==> flow/design.v <==
module uart_rx#(
    parameter CLK_FRE       = 50,
    parameter UART_RATE     = 115200
) (
    input                 i_sys_clk,     
    output                o_recv_en,    
    output logic [ 7:0]   o_recv_data,    
    input                 i_rx_pin 
);
parameter  RATE_CNT = (CLK_FRE * 1000_000 / UART_RATE) - 1;
typedef enum logic [1:0] {RX_WAIT, RX_START, RX_RECV, RX_STOP} STATE_RX;
STATE_RX state;
logic [25:0] clk_cnt;
logic [ 7:0] recv_data_r;
logic [ 2:0] recv_cnt;
assign o_recv_en = (clk_cnt >= RATE_CNT * 3 / 2);
always@(posedge i_sys_clk)begin
        case(state)
            RX_WAIT:
                if(!i_rx_pin)begin 
                    recv_cnt    <= 'd0;
                    state       <= RX_START;
                end
            RX_START:begin 
                if(clk_cnt >= RATE_CNT / 2)begin 
                    clk_cnt     <= 0;
                    state       <= RX_RECV;
                end else begin
                    clk_cnt     <= clk_cnt + 1;
                end
            end
            RX_RECV:begin 
                if(clk_cnt >= RATE_CNT)begin 
                    clk_cnt     <= 0;
                    recv_data_r[recv_cnt] <= i_rx_pin;
                    recv_cnt   <= recv_cnt + 1;
                    state      <= (recv_cnt >= 7 )? RX_STOP : RX_RECV ;
                end else begin
                    clk_cnt     <= clk_cnt + 1;
                end
            end
            RX_STOP:begin 
                o_recv_data <= recv_data_r;
                if(clk_cnt >= RATE_CNT * 3 / 2)begin 
                    clk_cnt     <= 0;
                    state       <= RX_WAIT;
                end else begin 
                    clk_cnt     <= clk_cnt + 1;
                end
            end
            default:begin
                clk_cnt     <= 0;
                recv_data_r <= 0;
                recv_cnt    <= 0;
                o_recv_data <= 0;
                state       <= RX_WAIT;
            end
        endcase
    end
endmodule
module uart_top #(
    parameter CLK_FRE         = 50,
    parameter UART_RATE       = 115200
    )(
    input         i_sys_clk,     
    input         i_rst_n,      
    input         i_uart_rx,
    output        o_uart_tx
);
typedef enum logic [1:0] {IDLE, LOOP}STATE_TOP;
STATE_TOP state;
logic [ 7:0] send_cnt;
logic [ 7:0] send_data;
logic        send_en;
logic        send_busy;
logic [ 7:0] recv_data;
logic        recv_en;
always@(posedge i_sys_clk)begin
    if(!i_rst_n)begin
        send_cnt    <= 'd0;
        send_en     <= 'b0;
        send_data   <= 'b0;
        state       <= IDLE;
    end else begin
        case(state)
            IDLE:begin  
                if(recv_en)begin  
                    send_en     <= 'b1;
                    send_data   <= recv_data;
                    state       <= LOOP;
                end
            end
            LOOP:begin  
                if(!send_busy)begin
                    send_en     <= 'b0;
                    state       <= IDLE;
                end
            end
            default:begin  
                state       <= IDLE;
            end
        endcase
    end
end
uart_tx #(
    .CLK_FRE            (CLK_FRE           ),
    .UART_RATE          (UART_RATE         )
)uart_tx_m0(
    .i_sys_clk          (i_sys_clk         ),
    .i_rst_n            (i_rst_n           ),
    .i_send_en          (send_en           ),
    .o_send_busy        (send_busy         ),
    .i_send_data        (send_data         ),
    .o_tx_pin           (o_uart_tx         )
);
uart_rx #(
    .CLK_FRE            (CLK_FRE            ),
    .UART_RATE          (UART_RATE          )
)uart_rx_m0(
    .i_sys_clk          (i_sys_clk          ),
    .o_recv_en          (recv_en            ),
    .o_recv_data        (recv_data          ),
    .i_rx_pin           (i_uart_rx          )
);
endmodule
module uart_tx#(
    parameter CLK_FRE    = 50,
    parameter UART_RATE = 115200
) (
    input             i_sys_clk,     
    input             i_rst_n,      
    input             i_send_en ,   
    output            o_send_busy ,   
    input      [ 7:0] i_send_data ,   
    output logic      o_tx_pin 
);
parameter  RATE_CNT = (CLK_FRE * 1000_000 / UART_RATE) - 1;
typedef enum logic [1:0] {TX_WAIT, TX_START, TX_SEND, TX_STOP}STATE_TX;
STATE_TX state;
logic [25:0] clk_cnt;
logic [ 7:0] send_data_r;
logic [ 2:0] send_cnt;
assign o_send_busy = state != TX_WAIT;
always@(posedge i_sys_clk)begin
    if(!i_rst_n)begin
        clk_cnt <= 0;
        send_data_r <= 0;
        send_cnt <= 0;
        o_tx_pin <= 1;  
        state <= TX_WAIT;
    end else begin
        case(state)
            TX_WAIT:
                if(i_send_en)begin 
                    send_data_r <= i_send_data;
                    send_cnt    <= 'd0;
                    state       <= TX_START;
                end
            TX_START:begin 
                o_tx_pin <= 0;
                if(clk_cnt >= RATE_CNT)begin 
                    clk_cnt     <= 0;
                    state   <= TX_SEND;
                end
                else
                    clk_cnt <= clk_cnt + 1;
            end
            TX_SEND:begin 
                o_tx_pin <= send_data_r[send_cnt];
                if(clk_cnt >= RATE_CNT)begin 
                    clk_cnt     <= 0;
                    send_cnt    <= send_cnt + 1;
                    state       <= (send_cnt >= 7 )?TX_STOP : TX_SEND ;
                end
                else
                    clk_cnt     <= clk_cnt + 1;
            end
            TX_STOP:begin 
                o_tx_pin        <= 1;
                if(clk_cnt >= RATE_CNT)begin 
                    clk_cnt     <= 0;
                    state       <= TX_WAIT;
                end
                else
                    clk_cnt     <= clk_cnt + 1;
            end
            default:begin
                clk_cnt     <= 0;
                send_data_r <= 0;
                send_cnt    <= 0;
                o_tx_pin    <= 1;  
                state       <= TX_WAIT;
            end
        endcase
    end
end
endmodule
# Step by step through the tools: uart_top
# What the tools print for uart_top, step after step.
# Line numbers count from 1 in the design file above.
# Cell names lack the library's common part.
# The mark -- stands for no value.
# design
design,uart_top
clock_port,i_sys_clk
lib,sky130hd
lib_corner,tt_025C_1v80

# Word level
# Source: Yosys, flattened and elaborated, memories not mapped. Widths are those after wreduce. Registers that Yosys merges into a memory's read port (data or address) are not register bits. Print and check cells do not count.
# bits
register_bits,98
latch_bits,0
mem_bits_rw,0
clocked_rd_ports_x_width,0
romBits,0
memories,0
# op_classes
reduce_logical,22
bitwise,4
n_shift,3
eq_ne,17
add_sub_neg,5
n_mul,0
cmp,6
div,0
mux,33
# ops
op,count
26-bit 2-to-1 mux,5
26-bit case mux with 3-bit select,1
26-bit by 1-bit adder with 26-bit output (second input constant),2
26-bit by 9-bit >= comparator with 1-bit output (second input constant),2
26-bit by 10-bit >= comparator with 1-bit output (second input constant),1
26-bit by 8-bit >= comparator with 1-bit output (second input constant),1
2-bit 2-to-1 mux,10
2-bit case mux with 4-bit select,2
8-bit 2-to-1 mux,2
2-bit by 1-bit inequality test with 1-bit output (second input constant),7
3-bit case mux with 2-bit select,2
3-bit 2-to-1 mux,4
5-bit AND reduction,2
3-bit AND reduction,3
1-bit by 4-bit variable shift with 8-bit output,1
1-bit by 4-bit variable shift with 8-bit output (first input constant),1
2-bit equality test (second input constant),4
2-bit AND reduction,4
2-bit nonzero test,4
4-bit nonzero test,2
8-bit by 3-bit variable part select with 1-bit output,1
8-bit bitwise AND,1
8-bit OR,1
8-bit inverter,1
2-bit by 1-bit equality test with 1-bit output (second input constant),3
2-bit inequality test (second input constant),3
2-bit zero test,3
3-bit by 1-bit adder with 3-bit output (second input constant),2
# Other operator kinds: 9; their cells: 15.

# Depth
# Depth = most cells in a row (Yosys ltp): at word level without a register or memory, in the mapped netlist without a sequential cell, where the memories' decode and read muxes count.
# depth
depth_word,7
ABC_AREA,0
depth_mapped,8

# Mapped cells and area
# Source: synth_stat.txt of the flow (Yosys; design flattened, memories mapped). It holds for the ABC_AREA given above (unset counts as 0); a run with the other value may have another netlist.
# synth_totals
flip_flops,100
stdcells,424
synth_area_um2,4558.1
seqArea_um2,2452.4
n_buf,12
# by_type
cell,count,type_area_um2
edfxtp_1,45,1.35E+03
dfxtp_1,55,1.1E+03
ha_1,19,237.728
nor2_1,49,183.926
nand2_1,48,180.173
mux2i_1,13,130.125
xnor2_1,12,105.101
nor2b_1,14,87.584
xor2_1,10,87.584
nor3_1,15,75.072
a21boi_0,8,60.058
nand3_1,12,60.058
o21ai_0,12,60.058
inv_1,15,56.304
and4_1,6,52.55
nand4_1,8,50.048
mux4_2,2,45.043
nor4_1,7,43.792
# Other cell types: 37; their cells: 74.
# By module: a second synthesis without flattening, with its own total; a netlist apart from the flattened one above.
# hier_totals
hier_cells,453
hier_area_um2,4653.2
# Rows give one instance, submodules left out.
# modules
mod,cells,n_inst,mod_area_um2,mod_seq_area_um2
uart_rx,167,1,2168.3,1431.4
uart_tx,237,1,1986.9,800.8
uart_top,49,1,498.0,220.2

# Worst setup path after synthesis
# OpenSTA on the mapped netlist: ideal clock, no wires. The path of least setup slack (recovery checks aside). Input and output delay are each 20% of the period. Register names are those of the netlist, which keeps one name where synthesis merged equal registers.
# synth_timing
path_kind,register to register
from,register uart_rx_m0.recv_cnt[0]
to,register uart_rx_m0.recv_data_r[4]
setup_time_ns,0.260
arrival_ns,1.759
period_ns,2.5
delay_ns,2.019
t_required_ns,2.240
setup_slack_ns,0.481
t_first_pin_ns,0.000
stages,7
synth_period_reached_ns,2.019
# "delay_ns" = arrival - input delay + setup time.
# "stages": output pins that drive a net of the path, with the launching flip-flop's if there is one; two outputs of one cell count as two.
# "synth_period_reached_ns" is the clock period less the worst setup slack; recovery checks do not enter. This is arithmetic on one report: input and output delays are still those of the set period (20% each).
# The rows between start and end are the longest chain of elaborated cells between them; the timing report does not say that the signal goes this way. Where chains are equally long, one stands for them.
# A line is the first line of the expression or statement that the cell stems from. Yosys adds cells for indexed reads and writes and turns some case tables into memories.
# A register here has more assigning lines than the two given.
# synth_via
path_cell_list,edfxtp_1 > clkbuf_1 > inv_1 > ha_1 > xor2_1 > nor4_1 > mux2_2
elab_chain_len,7
cells_between,8
lines_between,3
cone_classes,add/sub: 1; shift: 2; mux: 2; logic: 3
# synth_lines
element,line,text
start: declaration,15,logic [ 2:0] recv_cnt;
start: assignment,21,recv_cnt    <= 'd0;
start: assignment,36,recv_cnt   <= recv_cnt + 1;
3-bit negator with 4-bit output,35,recv_data_r[recv_cnt] <= i_rx_pin;
1-bit by 4-bit variable shift with 8-bit output,35,
8-bit inverter,35,
8-bit bitwise AND,35,
8-bit OR,35,
8-bit 2-to-1 mux,33,if(clk_cnt >= RATE_CNT)begin
8-bit 2-to-1 mux,18,case(state)
end: assignment,35,
end: assignment,53,recv_data_r <= 0;
end: declaration,14,logic [ 7:0] recv_data_r;

# Worst path after layout
# Path of least setup slack in the final report of job 1 (OpenROAD, finished layout, wires in). Where an end is a register, its clock arrival counts in the times.
# layout_timing
path_kind,register to register
from,register uart_rx_m0.clk_cnt[10]
to,register send_data[7]
t_required_ns,2.62
arrival_ns,2.44
t_first_pin_ns,0.35
stages,7
setup_time_ns,0.11
setup_slack_ns,0.19
period_ns,2.38
# The rows between start and end are the longest chain of elaborated cells between them; the timing report does not say that the signal goes this way. Where chains are equally long, one stands for them.
# A register here has more assigning lines than the two given.
# layout_via
path_cell_list,edfxtp_1 > nor4_4 > nand4_4 > o31ai_2 > buf_2 > mux2i_1 > nor2b_1
elab_chain_len,2
cells_between,2
cone_classes,compare: 1; reduce/logical: 1
# layout_lines
element,line,text
start: declaration,13,logic [25:0] clk_cnt;
start: assignment,29,clk_cnt     <= clk_cnt + 1;
start: assignment,39,clk_cnt     <= clk_cnt + 1;
26-bit by 10-bit >= comparator with 1-bit output,16,assign o_recv_en = (clk_cnt >= RATE_CNT * 3 / 2);
2-bit AND reduction,--,
end: assignment,82,send_data   <= 'b0;
end: assignment,89,send_data   <= recv_data;
end: declaration,73,logic [ 7:0] send_data;

# Measured results for uart_top: 2 stored runs of the Yosys and OpenROAD flow on sky130hd. The settings differ; the order carries no meaning. The constraints put input and output delay at 20% of the set period each and load the outputs with 0.01 pF.
# "achieved_clock_period_ns" = clock period - worst setup slack. The figure is calculated, with input and output delays left at 20% of the set period.
# "worstPathTime_ns" means the part of the period allowed to the worst setup path (the constraints hold back 20% at inputs and 20% at outputs) less its slack; where the path has registers, the arrival times of their clocks count too.
# By "power_uw" is meant OpenSTA's value without simulated activity: inputs other than the clock are taken to toggle once in ten clock periods, and the tool carries that through the logic.
# A setting shown as n/a is not set for that run.
setting or result,job 1,job 2
period_ns,2.38,1.82
CORE_UTILIZATION,68,42
SETUP_SLACK_MARGIN,0.59,0.07
PLACE_DENSITY,0.54,0.88
CORE_ASPECT_RATIO,0.54,n/a
CELL_PAD_IN_SITES_DETAIL_PLACEMENT,0,n/a
GPL_TIMING_DRIVEN,0,n/a
GPL_ROUTABILITY_DRIVEN,0,0
CTS_CLUSTER_SIZE,64,n/a
CTS_CLUSTER_DIAMETER,130,n/a
SLEW_MARGIN,20,35
MIN_ROUTING_LAYER,met1,n/a
MAX_ROUTING_LAYER,met5,met5
CAP_MARGIN,20,20
CORE_MARGIN,2,2
TNS_END_PERCENT,n/a,40
achieved_clock_period_ns,2.194,2.006
timing.setup.tns_ns,0.000,-3.192
worstPathTime_ns,2.19,2.01
critical_path_type,register to register,register to register
cell_area_final_um2,5916.9,5584.1
timing.hold.ws_ns,0.473,0.459
synthesis_area_um2,4558.1,4558.1
setup_ws_ns,0.186,-0.186
power_uw,6617,7457
util_frac,0.934,0.522
design_die_area_um2,7405.6,11701.8
